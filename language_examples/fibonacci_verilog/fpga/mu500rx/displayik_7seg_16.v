==> flow/design.v <==
package soc_types_pkg;
  typedef struct packed {
    logic [16-1:0] addr;
    logic [32-1:0] wdata;
    logic                  write;
    logic                  valid;
  } bus_req_t;
  typedef struct packed {
    logic [32-1:0] rdata;
    logic                  ready;
  } bus_rsp_t;
endpackage
`default_nettype none
module displayIK_7seg_16
(
  input  wire        CLK,
  input  wire        RSTN,
  input  wire [15:0] data0,
  input  wire [15:0] data1,
  input  wire [15:0] data2,
  input  wire [15:0] data3,
  input  wire [15:0] data4,
  input  wire [15:0] data5,
  input  wire [15:0] data6,
  input  wire [15:0] data7,
  input  wire [15:0] data8,
  input  wire [15:0] data9,
  input  wire [15:0] data10,
  input  wire [15:0] data11,
  input  wire [15:0] data12,
  input  wire [15:0] data13,
  input  wire [15:0] data14,
  input  wire [15:0] data15,
  output wire [7:0]  SEG_A,
  output wire [7:0]  SEG_B,
  output wire [7:0]  SEG_C,
  output wire [7:0]  SEG_D,
  output wire [7:0]  SEG_E,
  output wire [7:0]  SEG_F,
  output wire [7:0]  SEG_G,
  output wire [7:0]  SEG_H,
  output wire [8:0]  SEG_SEL
);
wire [31:0] SEG_0,SEG_1,SEG_2,SEG_3,SEG_4,SEG_5,SEG_6,SEG_7;
wire [31:0] SEG_8,SEG_9,SEG_10,SEG_11,SEG_12,SEG_13,SEG_14,SEG_15;
display_module_async_16b
i0
(
  .data   (data0),
  .SEG_32 (SEG_0)
);
display_module_async_16b
i1
(
  .data   (data1),
  .SEG_32 (SEG_1)
);
display_module_async_16b
i2
(
  .data   (data2),
  .SEG_32 (SEG_2)
);
display_module_async_16b
i3
(
  .data   (data3),
  .SEG_32 (SEG_3)
);
display_module_async_16b
i4
(
  .data   (data4),
  .SEG_32 (SEG_4)
);
display_module_async_16b
i5
(
  .data   (data5),
  .SEG_32 (SEG_5)
);
display_module_async_16b
i6
(
  .data   (data6),
  .SEG_32 (SEG_6)
);
display_module_async_16b
i7
(
  .data   (data7),
  .SEG_32 (SEG_7)
);
display_module_async_16b
i8
(
  .data   (data8),
  .SEG_32 (SEG_8)
);
display_module_async_16b
i9
(
  .data   (data9),
  .SEG_32 (SEG_9)
);
display_module_async_16b
i10
(
  .data   (data10),
  .SEG_32 (SEG_10)
);
display_module_async_16b
i11
(
  .data   (data11),
  .SEG_32 (SEG_11)
);
display_module_async_16b
i12
(
  .data   (data12),
  .SEG_32 (SEG_12)
);
display_module_async_16b
i13
(
  .data   (data13),
  .SEG_32 (SEG_13)
);
display_module_async_16b
i14
(
  .data   (data14),
  .SEG_32 (SEG_14)
);
display_module_async_16b
i15
(
  .data   (data15),
  .SEG_32 (SEG_15)
);
dynamic_displayIK_16
i16
(
  .CLK     (CLK),
  .RST     (RSTN),
  .SEG_0   (SEG_0),
  .SEG_1   (SEG_1),
  .SEG_2   (SEG_2),
  .SEG_3   (SEG_3),
  .SEG_4   (SEG_4),
  .SEG_5   (SEG_5),
  .SEG_6   (SEG_6),
  .SEG_7   (SEG_7),
  .SEG_8   (SEG_8),
  .SEG_9   (SEG_9),
  .SEG_10  (SEG_10),
  .SEG_11  (SEG_11),
  .SEG_12  (SEG_12),
  .SEG_13  (SEG_13),
  .SEG_14  (SEG_14),
  .SEG_15  (SEG_15),
  .SEG_A   (SEG_A),
  .SEG_B   (SEG_B),
  .SEG_C   (SEG_C),
  .SEG_D   (SEG_D),
  .SEG_E   (SEG_E),
  .SEG_F   (SEG_F),
  .SEG_G   (SEG_G),
  .SEG_H   (SEG_H),
  .SEG_SEL (SEG_SEL)
);
endmodule
module dynamic_displayIK_16
(
  input  wire        CLK,
  input  wire        RST,
  input  wire [31:0] SEG_0,
  input  wire [31:0] SEG_1,
  input  wire [31:0] SEG_2,
  input  wire [31:0] SEG_3,
  input  wire [31:0] SEG_4,
  input  wire [31:0] SEG_5,
  input  wire [31:0] SEG_6,
  input  wire [31:0] SEG_7,
  input  wire [31:0] SEG_8,
  input  wire [31:0] SEG_9,
  input  wire [31:0] SEG_10,
  input  wire [31:0] SEG_11,
  input  wire [31:0] SEG_12,
  input  wire [31:0] SEG_13,
  input  wire [31:0] SEG_14,
  input  wire [31:0] SEG_15,
  output reg  [7:0]  SEG_A,
  output reg  [7:0]  SEG_B,
  output reg  [7:0]  SEG_C,
  output reg  [7:0]  SEG_D,
  output reg  [7:0]  SEG_E,
  output reg  [7:0]  SEG_F,
  output reg  [7:0]  SEG_G,
  output reg  [7:0]  SEG_H,
  output reg  [8:0]  SEG_SEL
);
localparam DEF_MAX = 16'h7FFF;
localparam COUNT_MAX = 3'b111;
reg [2:0]  COUNTER;
reg [15:0] DEF_COUNTER;
always @(posedge CLK or negedge RST) begin
  if(!RST) begin
    SEG_A <= 8'hFC;
    SEG_B <= 8'hFC;
    SEG_C <= 8'hFC;
    SEG_D <= 8'hFC;
    SEG_E <= 8'hFC;
    SEG_F <= 8'hFC;
    SEG_G <= 8'hFC;
    SEG_H <= 8'hFC;
    SEG_SEL <=9'h1FF;
    COUNTER <= 3'h0;
    DEF_COUNTER <= 16'h0000;
  end else begin
    if(DEF_COUNTER != DEF_MAX) begin
      DEF_COUNTER <= DEF_COUNTER + 16'd1;
      SEG_SEL <=9'h000;
    end
    else begin
      DEF_COUNTER <= 16'h0000;
      case(COUNTER)
        3'd0: begin
          SEG_A <= SEG_0[31:24];
          SEG_B <= SEG_0[23:16];
          SEG_C <= SEG_0[15:8];
          SEG_D <= SEG_0[7:0];
          SEG_E <= SEG_1[31:24];
          SEG_F <= SEG_1[23:16];
          SEG_G <= SEG_1[15:8];
          SEG_H <= SEG_1[7:0];
          SEG_SEL <= 9'b0_0000_0001;
        end
        3'd1: begin
          SEG_A <= SEG_2[31:24];
          SEG_B <= SEG_2[23:16];
          SEG_C <= SEG_2[15:8];
          SEG_D <= SEG_2[7:0];
          SEG_E <= SEG_3[31:24];
          SEG_F <= SEG_3[23:16];
          SEG_G <= SEG_3[15:8];
          SEG_H <= SEG_3[7:0];
          SEG_SEL <= 9'b0_0000_0010;
        end
        3'd2: begin
          SEG_A <= SEG_4[31:24];
          SEG_B <= SEG_4[23:16];
          SEG_C <= SEG_4[15:8];
          SEG_D <= SEG_4[7:0];
          SEG_E <= SEG_5[31:24];
          SEG_F <= SEG_5[23:16];
          SEG_G <= SEG_5[15:8];
          SEG_H <= SEG_5[7:0];
          SEG_SEL <= 9'b0_0000_0100;
        end
        3'd3: begin
          SEG_A <= SEG_6[31:24];
          SEG_B <= SEG_6[23:16];
          SEG_C <= SEG_6[15:8];
          SEG_D <= SEG_6[7:0];
          SEG_E <= SEG_7[31:24];
          SEG_F <= SEG_7[23:16];
          SEG_G <= SEG_7[15:8];
          SEG_H <= SEG_7[7:0];
          SEG_SEL <= 9'b0_0000_1000;
        end
        3'd4: begin
          SEG_A <= SEG_8[31:24];
          SEG_B <= SEG_8[23:16];
          SEG_C <= SEG_8[15:8];
          SEG_D <= SEG_8[7:0];
          SEG_E <= SEG_9[31:24];
          SEG_F <= SEG_9[23:16];
          SEG_G <= SEG_9[15:8];
          SEG_H <= SEG_9[7:0];
          SEG_SEL <= 9'b0_0001_0000;
        end
        3'd5: begin
          SEG_A <= SEG_10[31:24];
          SEG_B <= SEG_10[23:16];
          SEG_C <= SEG_10[15:8];
          SEG_D <= SEG_10[7:0];
          SEG_E <= SEG_11[31:24];
          SEG_F <= SEG_11[23:16];
          SEG_G <= SEG_11[15:8];
          SEG_H <= SEG_11[7:0];
          SEG_SEL <= 9'b0_0010_0000;
        end
        3'd6: begin
          SEG_A <= SEG_12[31:24];
          SEG_B <= SEG_12[23:16];
          SEG_C <= SEG_12[15:8];
          SEG_D <= SEG_12[7:0];
          SEG_E <= SEG_13[31:24];
          SEG_F <= SEG_13[23:16];
          SEG_G <= SEG_13[15:8];
          SEG_H <= SEG_13[7:0];
          SEG_SEL <= 9'b0_0100_0000;
        end
        3'd7: begin
          SEG_A <= SEG_14[31:24];
          SEG_B <= SEG_14[23:16];
          SEG_C <= SEG_14[15:8];
          SEG_D <= SEG_14[7:0];
          SEG_E <= SEG_15[31:24];
          SEG_F <= SEG_15[23:16];
          SEG_G <= SEG_15[15:8];
          SEG_H <= SEG_15[7:0];
          SEG_SEL <= 9'b0_1000_0000;
        end
      endcase
      if(COUNTER == COUNT_MAX) begin
        COUNTER <= 3'd0;
      end else begin
        COUNTER <= COUNTER + 3'd1;
      end
    end
  end
end
endmodule
module display_module_async_16b
(
  input  wire [15:0] data,
  output wire [31:0] SEG_32
);
display_module_async
i0
(
  .SEG_VAL (data[3:0]),
  .SEG     (SEG_32[7:0])
);
display_module_async
i1
(
  .SEG_VAL (data[7:4]),
  .SEG     (SEG_32[15:8])
);
display_module_async
i2
(
  .SEG_VAL (data[11:8]),
  .SEG     (SEG_32[23:16])
);
display_module_async
i3
(
  .SEG_VAL (data[15:12]),
  .SEG     (SEG_32[31:24])
);
endmodule
module display_module_async
(
  input  wire [3:0] SEG_VAL,
  output reg  [7:0] SEG
);
always @ (*) begin
  case (SEG_VAL)
    4'h0: SEG <= 8'b11111100;
    4'h1: SEG <= 8'b01100000;
    4'h2: SEG <= 8'b11011010;
    4'h3: SEG <= 8'b11110010;
    4'h4: SEG <= 8'b01100110;
    4'h5: SEG <= 8'b10110110;
    4'h6: SEG <= 8'b10111110;
    4'h7: SEG <= 8'b11100000;
    4'h8: SEG <= 8'b11111110;
    4'h9: SEG <= 8'b11110110;
    4'ha: SEG <= 8'b11101110;
    4'hb: SEG <= 8'b00111110;
    4'hc: SEG <= 8'b00011010;
    4'hd: SEG <= 8'b01111010;
    4'he: SEG <= 8'b10011110;
    4'hf: SEG <= 8'b10001110;
  endcase
end
endmodule
`default_nettype wire
From RTL to reports: displayIK_7seg_16
Tool output for the design above, in the order of the flow.
Line numbers count from 1 in the design file above.
Operators: Yosys type, input widths -> output width; for muxes data width and select width s.
Cell names lack the library's common part.
{"block": "design", "top_module": "displayIK_7seg_16", "clk_port": "CLK", "lib": "sky130hd", "lib_corner": "tt_025C_1v80"}

Elaborated design
Counts by Yosys on the flattened word-level netlist (proc, flatten, opt, wreduce; memories kept). Register bits leave out memories and registers merged into their read ports (data or address). Print and check cells are left out. Cells with the same type and inputs are merged into one.
Memory sizes are those after Yosys's memory passes, which may raise the word count (mostly to a power of two), join words into wider ones and drop unused or constant bits.
{"block": "op_classes", "addsub": 2, "eq_ne": 8, "mux": 12, "n_reduce_logical": 1}
{"block": "op_table", "op": "$pmux 8 s8", "count": 8}
{"block": "op_table", "op": "$pmux 9 s8", "count": 1}
{"block": "op_table", "op": "$add 16x1->16 const B", "count": 1}
{"block": "op_table", "op": "$ne 16x15->1 const B", "count": 1}
{"block": "op_table", "op": "$mux 16", "count": 1}
{"block": "op_table", "op": "$eq 3x3->1 const B", "count": 4}
{"block": "op_table", "op": "$mux 9", "count": 1}
{"block": "op_table", "op": "$eq 3x2->1 const B", "count": 2}
{"block": "op_table", "op": "$add 3x1->3 const B", "count": 1}
{"block": "op_table", "op": "$eq 3x1->1 const B", "count": 1}
{"block": "op_table", "op": "$logic_not 3->1", "count": 1}
{"block": "op_table", "op": "$mux 3", "count": 1}
{"block": "bits", "ff_bits": 92, "rom_bits": 7168, "memories": 64, "inputBits": 258, "output_inout_bits": 73, "wordCells": 98}
{"block": "memory_table", "memory": "(name not given)", "size": 16, "word_bits": 7, "read_ports": 1, "write_ports": 0, "line_no": 363, "source": "case (SEG_VAL)"}
{"block": "memory_table", "memory": "(name not given)", "size": 16, "word_bits": 7, "read_ports": 1, "write_ports": 0, "line_no": 363}
{"block": "memory_table", "memory": "(name not given)", "size": 16, "word_bits": 7, "read_ports": 1, "write_ports": 0, "line_no": 363}
{"block": "memory_table", "memory": "(name not given)", "size": 16, "word_bits": 7, "read_ports": 1, "write_ports": 0, "line_no": 363}
{"block": "memory_table", "memory": "(name not given)", "size": 16, "word_bits": 7, "read_ports": 1, "write_ports": 0, "line_no": 363}
{"block": "memory_table", "memory": "(name not given)", "size": 16, "word_bits": 7, "read_ports": 1, "write_ports": 0, "line_no": 363}
Further memories, not shown: 58.

Longest topological paths
Yosys ltp: most cells in a row. Word level: on the elaborated netlist, between registers, memories and ports. Mapped: between sequential cells and ports; inverters and the memories' decode and read muxes count.
{"block": "logic_depth", "depth_word": 3, "abc_area": 0, "mapped_depth": 13, "ltp_nobuf": 8}

Netlist
The flow's flattened synthesis, as Yosys stat reports it; memories are mapped. The netlist is that of the ABC_AREA named above (0 if unset); the other value can give another one.
The area totals of this step are shown rounded.
{"block": "mapped", "cells": 2626, "mapped_area_um2": 20000, "seqArea_um2": 2170, "ff_cells": 84, "buf_cells": 199}
{"block": "types", "type": "ha_1", "count": 400, "area_total_um2": 5004.8}
{"block": "types", "type": "mux4_2", "count": 68, "area_total_um2": 1.53E+03}
{"block": "types", "type": "dfstp_2", "count": 57, "area_total_um2": 1.5E+03}
{"block": "types", "type": "nand2_1", "count": 250, "area_total_um2": 938.4}
{"block": "types", "type": "o21ai_0", "count": 178, "area_total_um2": 890.854}
{"block": "types", "type": "a21oi_1", "count": 171, "area_total_um2": 855.821}
{"block": "types", "type": "inv_1", "count": 222, "area_total_um2": 833.299}
{"block": "types", "type": "nor2_1", "count": 206, "area_total_um2": 773.242}
{"block": "types", "type": "nor2b_1", "count": 110, "area_total_um2": 688.16}
{"block": "types", "type": "dfrtp_1", "count": 27, "area_total_um2": 675.648}
{"block": "types", "type": "mux2i_1", "count": 61, "area_total_um2": 610.586}
{"block": "types", "type": "clkbuf_1", "count": 159, "area_total_um2": 596.822}
{"block": "types", "type": "o22ai_1", "count": 87, "area_total_um2": 544.272}
{"block": "types", "type": "o211ai_1", "count": 57, "area_total_um2": 427.91}
{"block": "types", "type": "o32ai_1", "count": 42, "area_total_um2": 367.853}
{"block": "types", "type": "o311ai_0", "count": 37, "area_total_um2": 324.061}
{"block": "types", "type": "nand3b_1", "count": 37, "area_total_um2": 277.766}
{"block": "types", "type": "a31oi_1", "count": 36, "area_total_um2": 225.216}
Not listed: further types 61, cells in them 421.
By module: a second synthesis without flattening, with its own total; a netlist apart from the flattened one above.
{"block": "hier_totals", "cells_unflattened": 2866, "hier_area_um2": 25200}
Rows give one instance, submodules left out.
{"block": "modules", "module": "display_module_async", "instances": 64, "n_cells": 34, "mod_area_um2": 280, "seq_area_um2": 0.0}
{"block": "modules", "module": "dynamic_displayIK_16", "instances": 1, "n_cells": 690, "mod_area_um2": 7280, "seq_area_um2": 2370}
{"block": "modules", "module": "displayIK_7seg_16", "instances": 1, "n_cells": 0, "mod_area_um2": 0.0, "seq_area_um2": 0.0}
{"block": "modules", "module": "display_module_async_16b", "instances": 16, "n_cells": 0, "mod_area_um2": 0.0, "seq_area_um2": 0.0}

Timing after synthesis
Source: OpenSTA report_checks on the synthesized netlist (no wires, ideal clock, input and output delay 20% of the period each), path of least setup slack; recovery checks are left aside. Register names are those of the netlist, which keeps one name where synthesis merged equal registers.
{"block": "synth_path", "path_kind": "register to register", "startpoint": "register i16.COUNTER[2]", "endpoint": "register i16.SEG_A[4]", "tclk_ns": 3.2, "setup_ns": 0.093, "t_first_pin_ns": 0.000, "arrival_ns": 2.554, "t_required_ns": 3.107, "path_slack_ns": 0.553, "delay_ns": 2.647, "path_stages": 13, "n_path_buf": 6, "synth_period_reached_ns": 2.647}
"delay_ns" is the arrival time less input delay plus setup time.
"path_stages" counts driving pins, that of a launching flip-flop among them; a cell with two outputs on the path counts twice.
"synth_period_reached_ns" = period - worst setup slack (recovery checks aside). The figure is calculated, with input and output delays left at 20% of the set period.
The rows between start and end are the longest chain of elaborated cells between them; the timing report does not say that the signal goes this way. Where chains are equally long, one stands for them.
Each line given opens the expression or statement behind the cell; cells for indexed reads and writes are added by Yosys, which also makes memories of some case tables.
At most two assigning lines are given for a register; there are more.
{"block": "synth_between", "cell_sequence": "dfrtp_1 buf_2 clkbuf_1 inv_1 buf_2 ha_1 clkbuf_1 inv_1 clkbuf_1 clkbuf_1 o22ai_1 a2111oi_0 a21oi_1", "elab_chain_len": 2, "cells_between": 9, "classes_between": "eq/ne: 7; mux: 1; reduce/logical: 1"}
{"block": "synth_lines", "element": "from (decl)", "line_no": 206, "source": "reg [2:0]  COUNTER;"}
{"block": "synth_lines", "element": "from (assign)", "line_no": 219, "source": "COUNTER <= 3'h0;"}
{"block": "synth_lines", "element": "from (assign)", "line_no": 321, "source": "COUNTER <= COUNTER + 3'd1;"}
{"block": "synth_lines", "element": "$eq 3x3->1", "line_no": 228, "source": "case(COUNTER)"}
{"block": "synth_lines", "element": "$pmux 8 s8", "line_no": 228}
{"block": "synth_lines", "element": "to (assign)", "line_no": 230, "source": "SEG_A <= SEG_0[31:24];"}
{"block": "synth_lines", "element": "to (assign)", "line_no": 241, "source": "SEG_A <= SEG_2[31:24];"}
{"block": "synth_lines", "element": "to (decl)", "line_no": 194, "source": "output reg  [7:0]  SEG_A,"}

Path in the finished layout
From the final timing report of job 1: the path of least setup slack in the routed layout; clock arrival at registers is part of the times.
{"block": "layout_path", "path_kind": "register to register", "startpoint": "register i16.COUNTER[0]", "endpoint": "register i16.SEG_H[3]", "tclk_ns": 2.36, "setup_ns": 0.07, "t_first_pin_ns": 0.39, "arrival_ns": 2.63, "t_required_ns": 2.69, "path_slack_ns": 0.06, "path_stages": 12, "n_path_buf": 3}
The rows between start and end are the longest chain of elaborated cells between them; the timing report does not say that the signal goes this way. Where chains are equally long, one stands for them.
At most two assigning lines are given for a register; there are more.
{"block": "layout_between", "cell_sequence": "dfrtp_2 ha_4 ha_4 nor4_4 buf_4 nand2_8 buf_12 buf_16 o21ai_2 a221oi_2 nor4b_2 o21ai_1", "elab_chain_len": 2, "cells_between": 9, "classes_between": "eq/ne: 7; mux: 1; reduce/logical: 1"}
{"block": "layout_lines", "element": "from (decl)", "line_no": 206, "source": "reg [2:0]  COUNTER;"}
{"block": "layout_lines", "element": "from (assign)", "line_no": 219, "source": "COUNTER <= 3'h0;"}
{"block": "layout_lines", "element": "from (assign)", "line_no": 321, "source": "COUNTER <= COUNTER + 3'd1;"}
{"block": "layout_lines", "element": "$eq 3x3->1", "line_no": 228, "source": "case(COUNTER)"}
{"block": "layout_lines", "element": "$pmux 8 s8", "line_no": 228}
{"block": "layout_lines", "element": "to (assign)", "line_no": 237, "source": "SEG_H <= SEG_1[7:0];"}
{"block": "layout_lines", "element": "to (assign)", "line_no": 248, "source": "SEG_H <= SEG_3[7:0];"}
{"block": "layout_lines", "element": "to (decl)", "line_no": 201, "source": "output reg  [7:0]  SEG_H,"}

==> runs of displayIK_7seg_16 <==
2 stored runs of displayIK_7seg_16 in the flow (synthesis by Yosys, layout by OpenROAD, sky130hd cells), in arbitrary order. Constraints: input delay and output delay 20% of the set period each, output load 0.01 pF.
"achieved_period_ns" = clock period - worst setup slack. The figure is calculated, with input and output delays left at 20% of the set period.
"worstPathTime_ns" = time allowed to the worst setup path (clock period - input delay - output delay, where it has them) - its slack; a late launch clock adds to it, a late capture clock takes from it.
"power.total_uw" is the tool's figure for a default switching activity; nothing was simulated.
The measured numbers are rounded.

{"run": "job 1", "settings": { "period_ns": 2.36, "CORE_UTILIZATION": 35, "SETUP_SLACK_MARGIN": 0.11, "PLACE_DENSITY_LB_ADDON": 0.08, "HOLD_SLACK_MARGIN": 0.17, "CORE_ASPECT_RATIO": 0.82, "ABC_AREA": 0, "GPL_TIMING_DRIVEN": 1, "GPL_ROUTABILITY_DRIVEN": 0, "CTS_CLUSTER_SIZE": 73, "CAP_MARGIN": 10, "SLEW_MARGIN": 25, "MIN_ROUTING_LAYER": "met2", "CORE_MARGIN": 2 }, "results": { "setup_worst_slack_ns": 0.057, "design.die.area_um2": 59200, "layout_stdcell_area_um2": 30200, "ys_area_um2": 20000, "power.total_uw": 6990, "finalUtil_pct": 53.3, "worstPathTime_ns": 2.30, "path_kind": "register to register", "achieved_period_ns": 2.303 }}
{"run": "job 2", "settings": { "period_ns": 1.54, "CORE_UTILIZATION": 61, "SETUP_SLACK_MARGIN": 0.33, "PLACE_DENSITY": 0.74, "HOLD_SLACK_MARGIN": -0.0, "ABC_AREA": 1, "GPL_ROUTABILITY_DRIVEN": 1, "MIN_ROUTING_LAYER": "met1", "CAP_MARGIN": 20, "CORE_MARGIN": 2, "SLEW_MARGIN": 20 }, "outcome": "no results, routing failed with GRT-0232"}
