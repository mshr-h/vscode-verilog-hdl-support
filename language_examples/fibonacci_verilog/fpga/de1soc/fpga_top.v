==> flow/design.v <==
package soc_types_pkg;
  typedef struct packed {
    logic [16-1:0] addr;
    logic [32-1:0] wdata;
    logic                  write;
    logic                  valid;
  } bus_req_t;
  typedef struct packed {
    logic [32-1:0] rdata;
    logic                  ready;
  } bus_rsp_t;
endpackage
module fpga_top
(
  input  wire       CLOCK_50,
  input  wire       CLOCK2_50,
  input  wire       CLOCK3_50,
  input  wire       CLOCK4_50,
  output wire [6:0] HEX0,
  output wire [6:0] HEX1,
  output wire [6:0] HEX2,
  output wire [6:0] HEX3,
  output wire [6:0] HEX4,
  output wire [6:0] HEX5,
  input  wire [3:0] KEY,
  input  wire [9:0] SW,
  output wire [9:0] LEDR
);
parameter
  N_IN  = 10,
  N_OUT = 24;
reg              req;
wire [N_IN-1:0]  n;
wire             ack;
wire [N_OUT-1:0] result;
wire clk = CLOCK_50;
wire RSTN = KEY[2];
reg [1:0] ff_req_raise = 0;
reg [1:0] ff_req_fall  = 0;
always @(posedge clk) begin
  ff_req_raise <= {ff_req_raise[0], KEY[0]};
  ff_req_fall  <= {ff_req_fall [0], KEY[1]};
end
wire tri_raise = (ff_req_raise == 2'b10);
wire tri_fall  = (ff_req_fall  == 2'b10);
always @(posedge clk or negedge RSTN) begin
  if(~RSTN)
    req <= 0;
  else if(tri_raise)
    req <= 1;
  else if(tri_fall)
    req <= 0;
end
fib
#(
  .N_IN  ( N_IN  ) ,
  .N_OUT ( N_OUT )
) fib_1
(
  .rst_n  ( RSTN   ) ,
  .clk    ( clk    ) ,
  .req    ( req    ) ,
  .n      ( n      ) ,
  .ack    ( ack    ) ,
  .result ( result )
);
assign LEDR[0] = req;
assign LEDR[1] = ack;
assign n = SW;
assign HEX5 = seg7dec(result[23:20]);
assign HEX4 = seg7dec(result[19:16]);
assign HEX3 = seg7dec(result[15:12]);
assign HEX2 = seg7dec(result[11: 8]);
assign HEX1 = seg7dec(result[ 7: 4]);
assign HEX0 = seg7dec(result[ 3: 0]);
function [6:0] seg7dec;
  input [3:0] din;
  begin
    case(din)
      4'h0:    seg7dec = 7'b100_0000;
      4'h1:    seg7dec = 7'b111_1001;
      4'h2:    seg7dec = 7'b010_0100;
      4'h3:    seg7dec = 7'b011_0000;
      4'h4:    seg7dec = 7'b001_1001;
      4'h5:    seg7dec = 7'b001_0010;
      4'h6:    seg7dec = 7'b000_0010;
      4'h7:    seg7dec = 7'b111_1000;
      4'h8:    seg7dec = 7'b000_0000;
      4'h9:    seg7dec = 7'b001_0000;
      4'hA:    seg7dec = 7'b000_1000;
      4'hB:    seg7dec = 7'b000_0011;
      4'hC:    seg7dec = 7'b010_0111;
      4'hD:    seg7dec = 7'b010_0001;
      4'hE:    seg7dec = 7'b000_0110;
      4'hF:    seg7dec = 7'b000_1110;
      default: seg7dec = 7'b111_1111;
    endcase
  end
endfunction
endmodule
`default_nettype none
module fib
#(
  parameter N_IN  = 7,
  parameter N_OUT = 90
)
(
  input  wire             rst_n,
  input  wire             clk,
  input  wire             req,
  input  wire [N_IN-1:0]  n,
  output reg              ack,
  output reg  [N_OUT-1:0] result
);
localparam
  INIT          = 2'b00,
  WAIT_REQ      = 2'b01,
  CALC          = 2'b10,
  WAIT_REQ_FALL = 2'b11;
reg [1:0]       state;
reg [N_IN-1:0]  n_reg;
reg [N_OUT-1:0] n_m1;
reg [N_OUT-1:0] n_m2;
reg [N_IN-1:0]  cnt;
always @(posedge clk or negedge rst_n) begin
  if(~rst_n) begin
    state  <= INIT;
    n_reg  <= 0;
    n_m1   <= 0;
    n_m2   <= 0;
    cnt    <= 0;
    ack    <= 0;
    result <= 0;
  end else begin
    case(state)
      INIT         :begin
        state <= #1 WAIT_REQ;
      end
      WAIT_REQ     :begin
        if( req) begin
          state  <= #1 CALC;
          n_reg  <= #1 n;
          n_m1   <= #1 1;
          n_m2   <= #1 0;
          cnt    <= #1 0;
          ack    <= #1 0;
          result <= #1 0;
        end
      end
      CALC         :begin
        if(cnt == (n_reg-1)) begin
          state  <= #1 WAIT_REQ_FALL;
          result <= #1 n_m1;
        end else begin
          n_m1 <= #1 n_m1 + n_m2;
          n_m2 <= #1 n_m1;
          cnt  <= #1 cnt + 1;
        end
      end
      WAIT_REQ_FALL:begin
        if(~req)
          state <= #1 WAIT_REQ;
        ack <= #1 1;
      end
      default      :begin
        state <= 2'bxx;
      end
    endcase
  end
end
endmodule
`default_nettype wire
# Step by step through the tools: fpga_top
# Tool output for the design above, in the order of the flow.
# Lines are those of the file above, counted from 1.
# Operators: Yosys type, input widths -> output width; for muxes data width and select width s.
# Cell names lack the library's common part.
# A cell with -- has no value.
dict set report setup {
  top {fpga_top}
  clock {CLOCK_50}
  lib {sky130hd}
  pvt_corner {tt_025C_1v80}
}

# Word level
# Yosys after proc, flatten, opt, wreduce and memory -nomap, before mapping. Memory bits, and registers merged into a memory's read port (data or address), are not among the register bits. Print and check cells are not counted. Equal cells are merged and count once.
# Memory sizes are those after Yosys's memory passes, which may raise the word count (mostly to a power of two), join words into wider ones and drop unused or constant bits.
dict set report word_totals {
  regBits 100
  latchBits 0
  ram_bits 0
  romBits 672
  clocked_rd_ports_x_width 0
  memories 6
  inputBits 18
  out_inout_bits 52
  word_cells 58
}
# memory size word_bits rd wr line
set memory_table {}
lappend memory_table {{(no name shown)} 16 7 1 0 79} ;# case(din)
lappend memory_table {{(no name shown)} 16 7 1 0 79}
lappend memory_table {{(no name shown)} 16 7 1 0 79}
lappend memory_table {{(no name shown)} 16 7 1 0 79}
lappend memory_table {{(no name shown)} 16 7 1 0 79}
lappend memory_table {{(no name shown)} 16 7 1 0 79}
dict set report op_classes {
  n_addsub 3
  n_mul 0
  div_mod_pow 0
  compare 0
  n_eq 10
  shifts 0
  n_mux 19
  logic 0
  n_reduce_logical 10
}
# op n
set ops {}
lappend ops {{$pmux 24 s2} 3}
lappend ops {{$mux 24} 5}
lappend ops {{$eq 10x32->1} 1}
lappend ops {{$add 24x24->24} 1}
lappend ops {{$pmux 10 s2} 1}
lappend ops {{$mux 10} 2}
lappend ops {{$sub 10x1->11 const B} 1}
lappend ops {{$add 10x1->10 const B} 1}
lappend ops {{$eq 2x2->1 const B} 4}
lappend ops {{$pmux 2 s4} 1}
lappend ops {{$ne 2x2->1 const B} 3}
lappend ops {{$reduce_bool 2->1} 3}
lappend ops {{$reduce_and 3->1} 2}
lappend ops {{$mux 2} 3}
lappend ops {{$reduce_and 2->1} 2}
lappend ops {{$reduce_and 4->1} 1}
lappend ops {{$reduce_bool 4->1} 1}
lappend ops {{$mux 1} 3}
lappend ops {{$eq 2x1->1 const B} 1}
lappend ops {{$ne 2x1->1 const B} 1}
lappend ops {{$logic_not 2->1} 1}
lappend ops {{$pmux 1 s2} 1}

# Logic depth
# Longest topological path by Yosys (ltp), each cell counted once; first at word level (registers and memories cut), then after technology mapping (sequential cells cut; the memories' decode and read muxes count).
dict set report logic_depth {
  ltp_word 4
  ABC_AREA 0
  ltp_mapped 12
  depth_no_buf 10
}

# Mapped cells and area
# Source: synth_stat.txt of the flow (Yosys; design flattened, memories mapped). It holds for the ABC_AREA given above (unset counts as 0); a run with the other value may have another netlist.
# The area totals of this step are shown rounded.
dict set report synth_totals {
  cells 723
  area_um2 6914
  seq_area_um2 2534
  ff_cells 102
  n_buf 41
}
# cell_type n area_total_um2
set by_type {}
lappend by_type {dfrtp_1 97 2.43E+03}
lappend by_type {ha_1 61 763.232}
lappend by_type {nand2_1 81 304.042}
lappend by_type {mux4_2 12 270.259}
lappend by_type {o21ai_1 39 195.187}
lappend by_type {a21oi_1 31 155.149}
lappend by_type {mux2i_1 15 150.144}
lappend by_type {o31ai_1 20 150.144}
lappend by_type {xnor2_1 17 148.893}
lappend by_type {nand3_1 29 145.139}
lappend by_type {inv_1 38 142.637}
lappend by_type {mux2_2 12 135.13}
lappend by_type {nor2_1 35 131.376}
lappend by_type {xor2_1 13 113.859}
lappend by_type {mux2_1 10 112.608}
lappend by_type {a22o_1 12 105.101}
lappend by_type {o21ai_0 18 90.086}
lappend by_type {buf_4 11 82.579}
# Not listed: further types 52, cells in them 172.
# By module: a second synthesis without flattening, with its own total; a netlist apart from the flattened one above.
dict set report hier_totals {
  hier_cells 736
  area_unflattened_um2 6845
}
# Rows give one instance, submodules left out.
# mod n_inst cells area_um2 mod_seq_area_um2
set by_module {}
lappend by_module {fib 1 538 5228 2429}
lappend by_module {fpga_top 1 198 1618 105.1}

# Worst setup path after synthesis
# OpenSTA on the mapped netlist: ideal clock, no wires. The path of least setup slack (recovery checks aside). Input and output delay are each 20% of the period. Register names are those of the netlist, which keeps one name where synthesis merged equal registers.
dict set report synth_path {
  path_type {register -> register}
  from {register fib_1.n_reg[0]}
  to {register fib_1.result[0]}
  period_ns 4.39
  setup_ns 0.126
  t_first_pin_ns 0.000
  t_arrival_ns 2.729
  required_time_ns 4.264
  path_slack_ns 1.535
  path_delay_ns 2.855
  driving_pins 13
  path_buffers 2
  synth_period_reached_ns 2.855
}
# "path_delay_ns" = arrival - input delay + setup time.
# "driving_pins": output pins that drive a net of the path, with the launching flip-flop's if there is one; two outputs of one cell count as two.
# "synth_period_reached_ns" is the clock period less the worst setup slack; recovery checks do not enter. This is arithmetic on one report: input and output delays are still those of the set period (20% each).
# The rows between start and end are the longest chain of elaborated cells between them; the timing report does not say that the signal goes this way. Where chains are equally long, one stands for them.
# Each line given opens the expression or statement behind the cell; cells for indexed reads and writes are added by Yosys, which also makes memories of some case tables.
# A register here has more assigning lines than the two given.
dict set report synth_between {
  cell_sequence {dfrtp_1 > inv_1 > ha_1 > or4b_4 > o311a_1 > mux2_2 > a21bo_1 > a31o_1 > and2_1 > buf_6 > buf_2 > nand3_1 > o21ai_1}
  elab_chain_len 4
  cells_between 6
  cone_lines 2
  cone_classes {add/sub: 1; eq/ne: 2; mux: 2; reduce/logical: 1}
}
# element line
set synth_rtl {}
lappend synth_rtl {{from (decl)} 121} ;# reg [N_IN-1:0]  n_reg;
lappend synth_rtl {{from (assign)} 128} ;# n_reg  <= 0;
lappend synth_rtl {{from (assign)} 142} ;# n_reg  <= #1 n;
lappend synth_rtl {{$sub 10x1->11} 151} ;# if(cnt == (n_reg-1)) begin
lappend synth_rtl {{$eq 10x32->1} 151}
lappend synth_rtl {{$mux 24} 151}
lappend synth_rtl {{$pmux 24 s2} 135} ;# case(state)
lappend synth_rtl {{to (assign)} 133} ;# result <= 0;
lappend synth_rtl {{to (assign)} 153} ;# result <= #1 n_m1;
lappend synth_rtl {{to (decl)} 113} ;# output reg  [N_OUT-1:0] result

# Timing after layout
# From the final timing report of stored run 1: the path of least setup slack in the routed layout; clock arrival at registers is part of the times.
dict set report layout_path {
  path_type {register -> register}
  from {register fib_1.n_reg[0]}
  to {register fib_1.n_m2[18]}
  period_ns 4.85
  setup_ns 0.12
  t_first_pin_ns 0.35
  t_arrival_ns 3.84
  required_time_ns 5.09
  path_slack_ns 1.25
  driving_pins 11
  path_buffers 1
}
# The rows between start and end are the longest chain of elaborated cells between them; the timing report does not say that the signal goes this way. Where chains are equally long, one stands for them.
# A register here has more assigning lines than the two given.
dict set report layout_between {
  cell_sequence {dfrtp_1 > inv_1 > ha_1 > or4b_4 > or3_1 > a211oi_1 > a31o_1 > nand4_2 > nand2_2 > buf_12 > mux2_1}
  elab_chain_len 4
  cells_between 6
  cone_lines 2
  cone_classes {add/sub: 1; eq/ne: 2; mux: 2; reduce/logical: 1}
}
# element line
set layout_rtl {}
lappend layout_rtl {{from (decl)} 121} ;# reg [N_IN-1:0]  n_reg;
lappend layout_rtl {{from (assign)} 128} ;# n_reg  <= 0;
lappend layout_rtl {{from (assign)} 142} ;# n_reg  <= #1 n;
lappend layout_rtl {{$sub 10x1->11} 151} ;# if(cnt == (n_reg-1)) begin
lappend layout_rtl {{$eq 10x32->1} 151}
lappend layout_rtl {{$mux 24} 151}
lappend layout_rtl {{$pmux 24 s2} 135} ;# case(state)
lappend layout_rtl {{to (assign)} 130} ;# n_m2   <= 0;
lappend layout_rtl {{to (assign)} 156} ;# n_m2 <= #1 n_m1;
lappend layout_rtl {{to (decl)} 123} ;# reg [N_OUT-1:0] n_m2;

; Record of 2 stored runs of the RTL-to-layout flow on fpga_top, platform sky130hd. The runs are unordered. Constraints: input delay and output delay 20% of the set period each, output load 0.01 pF.
; "achievedPeriod_ns" means the clock period less the worst setup slack. The figure is calculated, with input and output delays left at 20% of the set period.
; By "critical_path_time_ns" is meant the share of the clock period that the worst setup path is allowed (20% is reserved at inputs, 20% at outputs), minus its slack. Clock arrival times at its registers enter into it.
; "fin_power_mw" is the tool's figure for a default switching activity; nothing was simulated.
; The measured numbers are rounded.

[stored run 1: settings]
period_ns = 4.85
CAP_MARGIN = 20
CORE_MARGIN = 2
CORE_UTILIZATION = 40
SLEW_MARGIN = 20
[stored run 1: results]
final_hold_ws_ns = 0.353
total_negative_slack_ns = 0.000
achievedPeriod_ns = 3.600
fin_power_mw = 3.882
critical_path_time_ns = 3.60
timing.worst_path_kind = register -> register
die_area_um2 = 18350
worst_setup_slack_ns = 1.250
stdcell_area_um2 = 7920
layout_utilization_pct = 46.3
yosys.chip_area_um2 = 6914

[stored run 2: settings]
period_ns = 3.99
CORE_UTILIZATION = 35
SETUP_SLACK_MARGIN = 0.14
PLACE_DENSITY_LB_ADDON = 0.0
CORE_ASPECT_RATIO = 0.74
CORE_MARGIN = 4
CELL_PAD_IN_SITES_GLOBAL_PLACEMENT = 0
CTS_CLUSTER_DIAMETER = 140
MIN_ROUTING_LAYER = met2
CAP_MARGIN = 20
SLEW_MARGIN = 20
[stored run 2: results]
final_hold_ws_ns = 0.358
total_negative_slack_ns = 0.000
achievedPeriod_ns = 3.422
fin_power_mw = 4.771
critical_path_time_ns = 3.42
timing.worst_path_kind = register -> register
die_area_um2 = 22090
worst_setup_slack_ns = 0.568
stdcell_area_um2 = 7993
layout_utilization_pct = 42.0
yosys.chip_area_um2 = 6914
